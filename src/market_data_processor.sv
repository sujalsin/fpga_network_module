==> flow/design.v <==
module market_data_processor #(
    parameter DATA_WIDTH = 64,
    parameter MAX_PACKET_SIZE = 1500,   
    parameter SYMBOL_WIDTH = 32,
    parameter PRICE_WIDTH = 32
) (
    input  logic                     clk,
    input  logic                     rst_n,
    input  logic                     data_valid,
    input  logic [DATA_WIDTH-1:0]    data_in,
    input  logic                     sop,         
    input  logic                     eop,         
    output logic                     ready,
    output logic                     data_valid_out,
    output logic [DATA_WIDTH-1:0]    data_out,
    output logic                     data_ready_out,
    output logic [SYMBOL_WIDTH-1:0]  symbol,
    output logic [PRICE_WIDTH-1:0]   price,
    output logic                     price_valid,
    output logic [15:0]              processed_messages,
    output logic                     parser_error
);
    typedef enum logic [2:0] {
        HEADER,
        SYMBOL_FIELD,
        PRICE_FIELD,
        QUANTITY_FIELD,
        CHECKSUM
    } parser_state_t;
    parser_state_t current_state;
    logic [15:0] packet_length;
    logic [31:0] checksum;
    logic [7:0]  message_type;
    always_ff @(posedge clk or negedge rst_n) begin
        if (!rst_n) begin
            current_state <= HEADER;
            processed_messages <= '0;
            parser_error <= 1'b0;
            price_valid <= 1'b0;
        end else begin
            if (data_valid) begin
                case (current_state)
                    HEADER: begin
                        if (sop) begin
                            message_type <= data_in[7:0];
                            packet_length <= data_in[23:8];
                            current_state <= SYMBOL_FIELD;
                        end
                    end
                    SYMBOL_FIELD: begin
                        symbol <= data_in[SYMBOL_WIDTH-1:0];
                        current_state <= PRICE_FIELD;
                    end
                    PRICE_FIELD: begin
                        price <= data_in[PRICE_WIDTH-1:0];
                        price_valid <= 1'b1;
                        current_state <= QUANTITY_FIELD;
                    end
                    QUANTITY_FIELD: begin
                        current_state <= CHECKSUM;
                    end
                    CHECKSUM: begin
                        if (eop) begin
                            if (checksum == data_in[31:0]) begin
                                processed_messages <= processed_messages + 1'b1;
                            end else begin
                                parser_error <= 1'b1;
                            end
                            current_state <= HEADER;
                            price_valid <= 1'b0;
                        end
                    end
                    default: begin
                        current_state <= HEADER;
                        parser_error <= 1'b1;
                    end
                endcase
            end
        end
    end
    always_ff @(posedge clk or negedge rst_n) begin
        if (!rst_n) begin
            checksum <= '0;
        end else if (sop) begin
            checksum <= '0;
        end else if (data_valid && !eop) begin
            checksum <= checksum + data_in;   
        end
    end
    assign ready = !parser_error;
    assign data_valid_out = data_valid && !parser_error;
    assign data_out = data_in;   
    assign data_ready_out = current_state != CHECKSUM;
endmodule
* Tool chain data of market_data_processor
The steps from the RTL of market_data_processor to its reports follow in flow order.
Line numbers count from 1 in the design file above.
Library cell names are shortened.
The mark - stands for no value.
- Top module :: market_data_processor
- Clock port :: clk
- Cell library :: sky130hd
- Library corner :: tt_025C_1v80

* Word level
Counts by Yosys on the flattened word-level netlist (proc, flatten, opt, wreduce; memories kept). Register bits leave out memories and registers merged into their read ports (data or address). Print and check cells are left out. Cells with the same type and inputs are merged into one.
- $add $sub $neg :: 2
- Mux-type cells :: 10
- Eq/ne operators :: 9
- Reduce/logical cells :: 14
- Bitwise logic cells :: 1
** Operators by type and width (count)
- two-way mux 32 bit :: 2
- adder 32 bit :: 1
- equality test 32 bit :: 1
- adder 16 x 1 -> 16 bit (second input constant) :: 1
- case mux 3 bit (select 5 bit) :: 1
- AND reduction 3 bit :: 4
- AND reduction 4 bit :: 2
- != test 2 bit (second input constant) :: 3
- equality test 3 x 2 -> 1 bit (second input constant) :: 2
- two-way mux 3 bit :: 2
- nonzero test 2 bit :: 2
- OR reduction 4 bit :: 1
- case mux 1 bit (select 2 bit) :: 2
- equality test 3 x 1 -> 1 bit (second input constant) :: 1
- equality test 3 bit (second input constant) :: 1
- != test 3 bit (second input constant) :: 1
- logical NOT 3 bit :: 1
- two-way mux 1 bit :: 3
- logical AND 1 bit :: 2
- logical NOT 1 bit :: 2
- NOT 1 bit :: 1
- Cells after elaboration :: 43
- Input port bits :: 69
- Flip-flop bits (word level) :: 117
- Output and inout port bits :: 149

* Longest topological paths
Longest topological path by Yosys (ltp), each cell counted once; first at word level (registers and memories cut), then after technology mapping (sequential cells cut; the memories' decode and read muxes count).
- Depth in word-level cells :: 4
- ABC_AREA :: 0
- Gate-level depth with buffers :: 11
- Gate-level depth less buffers :: 11

* Netlist
The flow's flattened synthesis, as Yosys stat reports it; memories are mapped. The netlist is that of the ABC_AREA named above (0 if unset); the other value can give another one.
Totals and module areas in this step are rounded.
- Standard cells after synthesis :: 612
- Buffer cells :: 82
- Sequential part of the area :: 0.0033 mm²
- Flip-flop cells :: 119
- Synthesis area :: 0.00648 mm²
** Cell types
- edfxtp_1 :: count 64, total area 1.92E+03 µm²
- dfrtp_1 :: count 54, total area 1.35E+03 µm²
- buf_4 :: count 64, total area 480.461 µm²
- ha_1 :: count 32, total area 400.384 µm²
- nand2_1 :: count 64, total area 240.23 µm²
- a21oi_1 :: count 44, total area 220.211 µm²
- xnor2_1 :: count 20, total area 175.168 µm²
- o21ai_0 :: count 29, total area 145.139 µm²
- nor2_1 :: count 36, total area 135.13 µm²
- a211oi_1 :: count 12, total area 90.086 µm²
- nor3_1 :: count 17, total area 85.082 µm²
- inv_1 :: count 19, total area 71.318 µm²
- xor2_1 :: count 8, total area 70.067 µm²
- nand3_1 :: count 13, total area 65.062 µm²
- nor4_4 :: count 3, total area 63.811 µm²
- a21o_1 :: count 7, total area 52.55 µm²
- clkbuf_1 :: count 14, total area 52.55 µm²
- a31oi_1 :: count 8, total area 50.048 µm²
Other cell types: 43; their cells: 104.

* Timing after synthesis
OpenSTA on the mapped netlist: ideal clock, no wires. The path of least setup slack (recovery checks aside). Input and output delay are each 20% of the period. Register names are those of the netlist, which keeps one name where synthesis merged equal registers.
- Kind :: input to register
- From :: input port data_in[14]
- To :: register processed_messages[14]
- Delay of the path :: 2.362 ns
- Period :: 3.32 ns
- Stages on the path :: 10
- External input delay :: 0.664 ns
- Data arrival time :: 2.901 ns
- Time at the first pin :: 0.664 ns
- Slack :: 0.293 ns
- Required time :: 3.195 ns
- Buffers on the path :: 1
- Library setup time :: 0.125 ns
- Synthesis period reached :: 3.027 ns
"delay of the path" is the arrival time less input delay plus setup time.
"stages on the path" counts driving pins, that of a launching flip-flop among them; a cell with two outputs on the path counts twice.
"synthesis period reached" = period - worst setup slack (recovery checks aside). The figure is calculated, with input and output delays left at 20% of the set period.
The rows between start and end are the longest chain of elaborated cells between them; the timing report does not say that the signal goes this way. Where chains are equally long, one stands for them.
Each line given opens the expression or statement behind the cell; cells for indexed reads and writes are added by Yosys, which also makes memories of some case tables.
- Cell sequence :: ha_1 -> buf_6 -> nor4_4 -> nand4_2 -> nor4_4 -> nand2_2 -> or4_4 -> nor2_2 -> nand4_1 -> xnor2_1
- Length of the longest elaborated chain :: 2
- Elaborated cells on any way between the ends :: 2
- RTL lines with such cells :: 1
- Those cells by class :: 1 x eq/ne; 1 x reduce/logical
** Ends and longest elaborated chain, post-synthesis
- start, declared :: line 10 : input  logic [DATA_WIDTH-1:0]    data_in,
- equality test 32 bit :: line 64 : if (checksum == data_in[31:0]) begin
- AND reduction 4 bit
- end, assigned :: line 37 : processed_messages <= '0;
- end, assigned :: line 65 : processed_messages <= processed_messages + 1'b1;
- end, declared :: line 20 : output logic [15:0]              processed_messages,

* Worst path after layout
From the final timing report of run 2: the path of least setup slack in the routed layout; clock arrival at registers is part of the times.
- Kind :: input to register
- From :: input port data_in[7]
- To :: register processed_messages[14]
- Data arrival time :: 3.53 ns
- Period :: 3.61 ns
- Library setup time :: 0.11 ns
- Stages on the path :: 11
- External input delay :: 0.72 ns
- Required time :: 3.91 ns
- Buffers on the path :: 2
- Slack :: 0.38 ns
- Time at the first pin :: 0.72 ns
The rows between start and end are the longest chain of elaborated cells between them; the timing report does not say that the signal goes this way. Where chains are equally long, one stands for them.
- Cell sequence :: clkdlybuf4s50_1 -> ha_1 -> buf_4 -> nor4_1 -> nand3_1 -> nor4_4 -> nand2_2 -> or4_4 -> nor2_2 -> nand4_1 -> xnor2_1
- Length of the longest elaborated chain :: 2
- Elaborated cells on any way between the ends :: 2
- RTL lines with such cells :: 1
- Those cells by class :: 1 x eq/ne; 1 x reduce/logical
** Ends and longest elaborated chain, post-layout
- start, declared :: line 10 : input  logic [DATA_WIDTH-1:0]    data_in,
- equality test 32 bit :: line 64 : if (checksum == data_in[31:0]) begin
- AND reduction 4 bit
- end, assigned :: line 37 : processed_messages <= '0;
- end, assigned :: line 65 : processed_messages <= processed_messages + 1'b1;
- end, declared :: line 20 : output logic [15:0]              processed_messages,

## Implementation results

Measured data: module market_data_processor, platform sky130hd, 2 stored runs of the flow under differing settings, order arbitrary. Input and output delays are each 20% of the period that was set; the output load is 0.01 pF.
By "reached clock period" is meant the clock period of the run minus its worst setup slack. This is arithmetic on one report: input and output delays are still those of the set period (20% each).
"allowed time less slack (worst setup path)" is the time allowed to the run's worst setup path (the clock period less input and output delay, where it has them) less its slack. Clock arrival times count: a late capture clock shortens it, a late launch clock lengthens it.
"total power after layout" rests on the timing tool's default activity at the inputs, not on a simulated workload.
The results are shown rounded.

* Run 1
** Files
==> flow/run.sh <==
#!/bin/bash
# the make line also repeats the synthesis and layout settings of config.mk as NAME=value (left out here)
make -C /OpenROAD-flow-scripts/flow DESIGN_CONFIG=/design/flow/config.mk WORK_HOME=/design/flow/orfs CLKGATE_MAP_FILE= finish
==> flow/config.mk <==
export PLATFORM = sky130hd
export DESIGN_NAME = market_data_processor
export DESIGN_NICKNAME = market_data_processor
export VERILOG_FILES = /design/flow/design.v
export SDC_FILE = /design/flow/constraint.sdc
export NUM_CORES = 4
export LEC_CHECK = 0
export CAP_MARGIN = 20
export CELL_PAD_IN_SITES_GLOBAL_PLACEMENT = 1
export CORE_MARGIN = 2
export CORE_UTILIZATION = 69
export MAX_ROUTING_LAYER = met4
export MIN_ROUTING_LAYER = met1
export SETUP_SLACK_MARGIN = 0.25
export SLEW_MARGIN = 30
==> flow/constraint.sdc <==
create_clock -name core_clock -period 3.13 [get_ports {clk}]
set_input_delay 0.6260 -clock core_clock [delete_from_list [all_inputs] [get_ports {clk}]]
set_output_delay 0.6260 -clock core_clock [all_outputs]
set_load 0.01 [all_outputs]
** Results
Incomplete, placement halted on GPL-0301.

* Run 2
** Files
==> flow/run.sh <==
#!/bin/bash
# the make line also repeats the synthesis and layout settings of config.mk as NAME=value (left out here)
make -C /OpenROAD-flow-scripts/flow DESIGN_CONFIG=/design/flow/config.mk WORK_HOME=/design/flow/orfs CLKGATE_MAP_FILE= finish
==> flow/config.mk <==
export PLATFORM = sky130hd
export DESIGN_NAME = market_data_processor
export DESIGN_NICKNAME = market_data_processor
export VERILOG_FILES = /design/flow/design.v
export SDC_FILE = /design/flow/constraint.sdc
export NUM_CORES = 4
export LEC_CHECK = 0
export CAP_MARGIN = 20
export CORE_ASPECT_RATIO = 1.77
export CORE_MARGIN = 10
export CORE_UTILIZATION = 49
export CTS_CLUSTER_DIAMETER = 357
export GPL_ROUTABILITY_DRIVEN = 0
export HOLD_SLACK_MARGIN = 0.22
export SLEW_MARGIN = 10
export TNS_END_PERCENT = 10
==> flow/constraint.sdc <==
create_clock -name core_clock -period 3.61 [get_ports {clk}]
set_input_delay 0.7220 -clock core_clock [delete_from_list [all_inputs] [get_ports {clk}]]
set_output_delay 0.7220 -clock core_clock [all_outputs]
set_load 0.01 [all_outputs]
** Results
- Post-synthesis cell area :: 0.00648 mm²
- Area of the die :: 0.0184 mm²
- Area of the standard cells in the finished layout :: 0.00872 mm²
- Setup slack of the worst path :: 0.379 ns
- Total power after layout :: 3.80 mW
- Reached clock period :: 3.231 ns
- Allowed time less slack (worst setup path) :: 2.51 ns
- Kind of the worst setup path :: input to register
