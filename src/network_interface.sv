==> flow/design.v <==
module network_interface #(
    parameter DATA_WIDTH = 64,
    parameter ADDR_WIDTH = 16,
    parameter FIFO_DEPTH = 512
) (
    input  logic                     clk,
    input  logic                     rst_n,
    input  logic [DATA_WIDTH-1:0]    xgmii_rxd,
    input  logic [DATA_WIDTH/8-1:0]  xgmii_rxc,
    output logic [DATA_WIDTH-1:0]    xgmii_txd,
    output logic [DATA_WIDTH/8-1:0]  xgmii_txc,
    output logic                     rx_valid,
    output logic [DATA_WIDTH-1:0]    rx_data,
    output logic                     rx_sop,     
    output logic                     rx_eop,     
    input  logic                     rx_ready,
    input  logic                     tx_valid,
    input  logic [DATA_WIDTH-1:0]    tx_data,
    input  logic                     tx_sop,
    input  logic                     tx_eop,
    output logic                     tx_ready,
    output logic [15:0]              rx_packet_count,
    output logic [15:0]              tx_packet_count,
    output logic                     rx_overflow,
    output logic                     tx_underflow
);
    logic rx_fifo_full, rx_fifo_empty;
    logic tx_fifo_full, tx_fifo_empty;
    logic [DATA_WIDTH-1:0] rx_fifo_data, tx_fifo_data;
    typedef enum logic [2:0] {
        IDLE,
        PACKET_START,
        PACKET_DATA,
        PACKET_END,
        ERROR
    } state_t;
    state_t rx_state, tx_state;
    always_ff @(posedge clk or negedge rst_n) begin
        if (!rst_n) begin
            rx_state <= IDLE;
            rx_packet_count <= '0;
            rx_overflow <= 1'b0;
        end else begin
            case (rx_state)
                IDLE: begin
                    if (xgmii_rxc[0] && xgmii_rxd[7:0] == 8'hFB) begin
                        rx_state <= PACKET_START;
                        rx_valid <= 1'b1;
                        rx_sop <= 1'b1;
                    end
                end
                PACKET_START: begin
                    rx_state <= PACKET_DATA;
                    rx_sop <= 1'b0;
                end
                PACKET_DATA: begin
                    if (xgmii_rxc[0] && xgmii_rxd[7:0] == 8'hFD) begin
                        rx_state <= PACKET_END;
                        rx_eop <= 1'b1;
                        rx_packet_count <= rx_packet_count + 1'b1;
                    end
                end
                PACKET_END: begin
                    rx_state <= IDLE;
                    rx_valid <= 1'b0;
                    rx_eop <= 1'b0;
                end
                ERROR: begin
                    rx_state <= IDLE;
                    rx_overflow <= 1'b1;
                end
            endcase
        end
    end
    always_ff @(posedge clk or negedge rst_n) begin
        if (!rst_n) begin
            tx_state <= IDLE;
            tx_packet_count <= '0;
            tx_underflow <= 1'b0;
        end else begin
            case (tx_state)
                IDLE: begin
                    if (tx_valid && !tx_fifo_full) begin
                        tx_state <= PACKET_START;
                        xgmii_txd <= {56'h0, 8'hFB};   
                        xgmii_txc <= 8'h01;
                    end
                end
                PACKET_START: begin
                    tx_state <= PACKET_DATA;
                    xgmii_txd <= tx_data;
                    xgmii_txc <= 8'h00;
                end
                PACKET_DATA: begin
                    if (tx_eop) begin
                        tx_state <= PACKET_END;
                        xgmii_txd <= {56'h0, 8'hFD};   
                        xgmii_txc <= 8'h01;
                        tx_packet_count <= tx_packet_count + 1'b1;
                    end else begin
                        xgmii_txd <= tx_data;
                        xgmii_txc <= 8'h00;
                    end
                end
                PACKET_END: begin
                    tx_state <= IDLE;
                end
                ERROR: begin
                    tx_state <= IDLE;
                    tx_underflow <= 1'b1;
                end
            endcase
        end
    end
    assign tx_ready = !tx_fifo_full;
    always_ff @(posedge clk or negedge rst_n) begin
        if (!rst_n) begin
            rx_overflow <= 1'b0;
            tx_underflow <= 1'b0;
        end else begin
            if (rx_valid && !rx_ready) rx_overflow <= 1'b1;
            if (tx_valid && !tx_ready) tx_underflow <= 1'b1;
        end
    end
endmodule
# From RTL to reports: network_interface
# Tool output for the design above, in the order of the flow.
# Lines are those of the file above, counted from 1.
# Operators: Yosys type, input widths -> output width; for muxes data width and select width s.
# A cell with - has no value.
# setup
top	network_interface
clock_port	clk
cell_library	sky130hd
pvt_corner	tt_025C_1v80

# After elaboration
# Yosys after proc, flatten, opt, wreduce and memory -nomap, before mapping. Memory bits, and registers merged into a memory's read port (data or address), are not among the register bits. Print and check cells are not counted. Equal cells are merged and count once.
# classes
add_sub_neg	2
eq_ne	14
muxes	17
n_reduce_logical	25
# op_table
cell	count
$pmux 64 s3	1
$mux 64	2
$add 16x1->16 const B	2
$pmux 8 s3	1
$pmux 3 s4	2
$reduce_and 3->1	6
$eq 8x8->1 const B	2
$eq 3x2->1 const B	4
$mux 3	4
$ne 2x2->1 const B	4
$reduce_bool 4->1	2
$mux 8	1
$reduce_bool 2->1	3
$eq 3x1->1 const B	2
$eq 3x3->1 const B	2
$logic_not 3->1	2
$pmux 1 s2	3
$logic_and 1x1->1	5
$reduce_and 2->1	2
$reduce_or 2->1	2
$reduce_bool 3->1	1
$mux 1	3
$logic_not 1->1	2
# word_totals
ff_bits	117
inputBits	142
output_inout_bits	174
word_cells	71

# Longest topological paths
# Yosys ltp: most cells in a row. Word level: on the elaborated netlist, between registers, memories and ports. Mapped: between sequential cells and ports; inverters and the memories' decode and read muxes count.
# depth
ltp_word	4
ABC_AREA	0
mapped_depth	5
ltp_nobuf	5

# Mapped cells and area
# Yosys stat after the flow's synthesis: flattened, memories mapped to cells. It holds for the ABC_AREA given above (unset counts as 0); a run with the other value may have another netlist.
# types
cell	count	area_total_um2
sky130_fd_sc_hd__edfxtp_1	68	2.04E+03
sky130_fd_sc_hd__dfrtp_1	37	925.888
sky130_fd_sc_hd__buf_4	74	555.533
sky130_fd_sc_hd__and2_1	60	375.36
sky130_fd_sc_hd__xnor2_1	23	201.443
sky130_fd_sc_hd__xor2_1	7	61.309
sky130_fd_sc_hd__nand4_1	9	56.304
sky130_fd_sc_hd__nand3_1	11	55.053
sky130_fd_sc_hd__dfstp_2	2	52.55
sky130_fd_sc_hd__nand2b_1	8	50.048
sky130_fd_sc_hd__and4_1	4	35.034
sky130_fd_sc_hd__nand2_1	9	33.782
sky130_fd_sc_hd__and3_1	5	31.28
sky130_fd_sc_hd__o21a_1	4	30.029
sky130_fd_sc_hd__clkbuf_1	7	26.275
sky130_fd_sc_hd__nor2_1	7	26.275
sky130_fd_sc_hd__ha_1	2	25.024
sky130_fd_sc_hd__nor4b_4	1	23.773
# Not listed: further types 16, cells in them 25.
# mapped
stdcells	363
synth_area_um2	4807.1
seqArea_um2	3020.4
flip_flops	107
buf_cells	82

# Worst setup path after synthesis
# OpenSTA on the mapped netlist: ideal clock, no wires. The path of least setup slack (recovery checks aside). Input and output delay are each 20% of the period. Register names are those of the netlist, which keeps one name where synthesis merged equal registers.
# synth_timing
kind	input -> register
from	in rst_n
to	reg xgmii_txc[0]
clock_period_ns	4.42
input_delay_ns	0.884
setup_ns	0.430
launch_ns	0.884
arrival_time_ns	2.458
t_required_ns	3.990
path_slack_ns	1.532
path_delay_ns	2.004
stages	1
path_buffers	0
synth_period_reached_ns	2.888
# "path_delay_ns" = arrival - input delay + setup time.
# "stages": output pins that drive a net of the path, with the launching flip-flop's if there is one; two outputs of one cell count as two.
# "synth_period_reached_ns" is the clock period less the worst setup slack; recovery checks do not enter. This is arithmetic on one report: input and output delays are still those of the set period (20% each).
# The rows between start and end are the longest chain of elaborated cells between them; the timing report does not say that the signal goes this way. Where chains are equally long, one stands for them.
# A line is the first line of the expression or statement that the cell stems from. Yosys adds cells for indexed reads and writes and turns some case tables into memories.
# A register here has more assigning lines than the two given.
# synth_via
cell_sequence	sky130_fd_sc_hd__and3b_1
elab_chain_len	1
cone_cells	1
lines_between	0
classes_between	reduce/logical: 1
# synth_rtl
item	line_no	source
start, declared	7	input  logic                     rst_n,
$reduce_and 3->1	-
end, assigned	86	xgmii_txc <= 8'h01;
end, assigned	92	xgmii_txc <= 8'h00;
end, declared	11	output logic [DATA_WIDTH/8-1:0]  xgmii_txc,

# Timing after layout
# Path of least setup slack in the final report of run 2 (OpenROAD, finished layout, wires in). Where an end is a register, its clock arrival counts in the times.
# layout_timing
kind	register -> output
from	reg tx_packet_count[2]
to	out tx_packet_count[2]
clock_period_ns	2.58
out_delay_ns	0.52
launch_ns	0.35
arrival_time_ns	1.43
t_required_ns	2.06
path_slack_ns	0.64
stages	2
path_buffers	1
# layout_via
cell_sequence	sky130_fd_sc_hd__dfrtp_1 -> sky130_fd_sc_hd__clkdlybuf4s50_1
elab_chain_len	0
cone_cells	0
lines_between	0
# layout_rtl
item	line_no	source
start, declared	23	output logic [15:0]              tx_packet_count,
start, assigned	78	tx_packet_count <= '0;
start, assigned	99	tx_packet_count <= tx_packet_count + 1'b1;
end, declared	23

# Module network_interface, platform sky130hd: 2 stored runs of the flow (Yosys, OpenROAD) with differing settings, in no particular order. Input and output delays are each 20% of the period that was set; the output load is 0.01 pF.
# "achieved_clock_period_ns": clock period set for the run, less the worst setup slack. It is reckoned from that one timing run; input and output delays stay at 20% of the period that was set.
# "worst_setup_path_time_ns" means the part of the period allowed to the worst setup path (the constraints hold back 20% at inputs and 20% at outputs) less its slack; where the path has registers, the arrival times of their clocks count too.
# "total_power_uw" is the tool's figure for a default switching activity; nothing was simulated.
# Among the settings, . means not set for that run.
# Among the results, . means that no value is shown for the run.
name,run 1,run 2
period_ns,2.04,2.58
CORE_UTILIZATION,62,32
PLACE_DENSITY_LB_ADDON,0.3,0.26
CORE_ASPECT_RATIO,1.03,.
CELL_PAD_IN_SITES_GLOBAL_PLACEMENT,2,.
CELL_PAD_IN_SITES_DETAIL_PLACEMENT,0,.
GPL_ROUTABILITY_DRIVEN,0,1
CTS_CLUSTER_DIAMETER,51,304
CAP_MARGIN,20,25
CORE_MARGIN,2,2
SLEW_MARGIN,20,15
MIN_ROUTING_LAYER,.,met2
total_power_uw,.,3492
worst_setup_path_time_ns,.,1.43
worst_setup_path_type,.,register -> output
achieved_clock_period_ns,.,1.943
layout_stdcell_area_um2,.,6840.3
timing.setup.ws_ns,.,0.637
synth_chip_area_um2,.,4807.1
timing.setup.tns_ns,.,0.000
design_die_area_um2,.,16018.7
fin_util_pct,.,46.9
# Run 1: no results, placement failed with FLW-0024
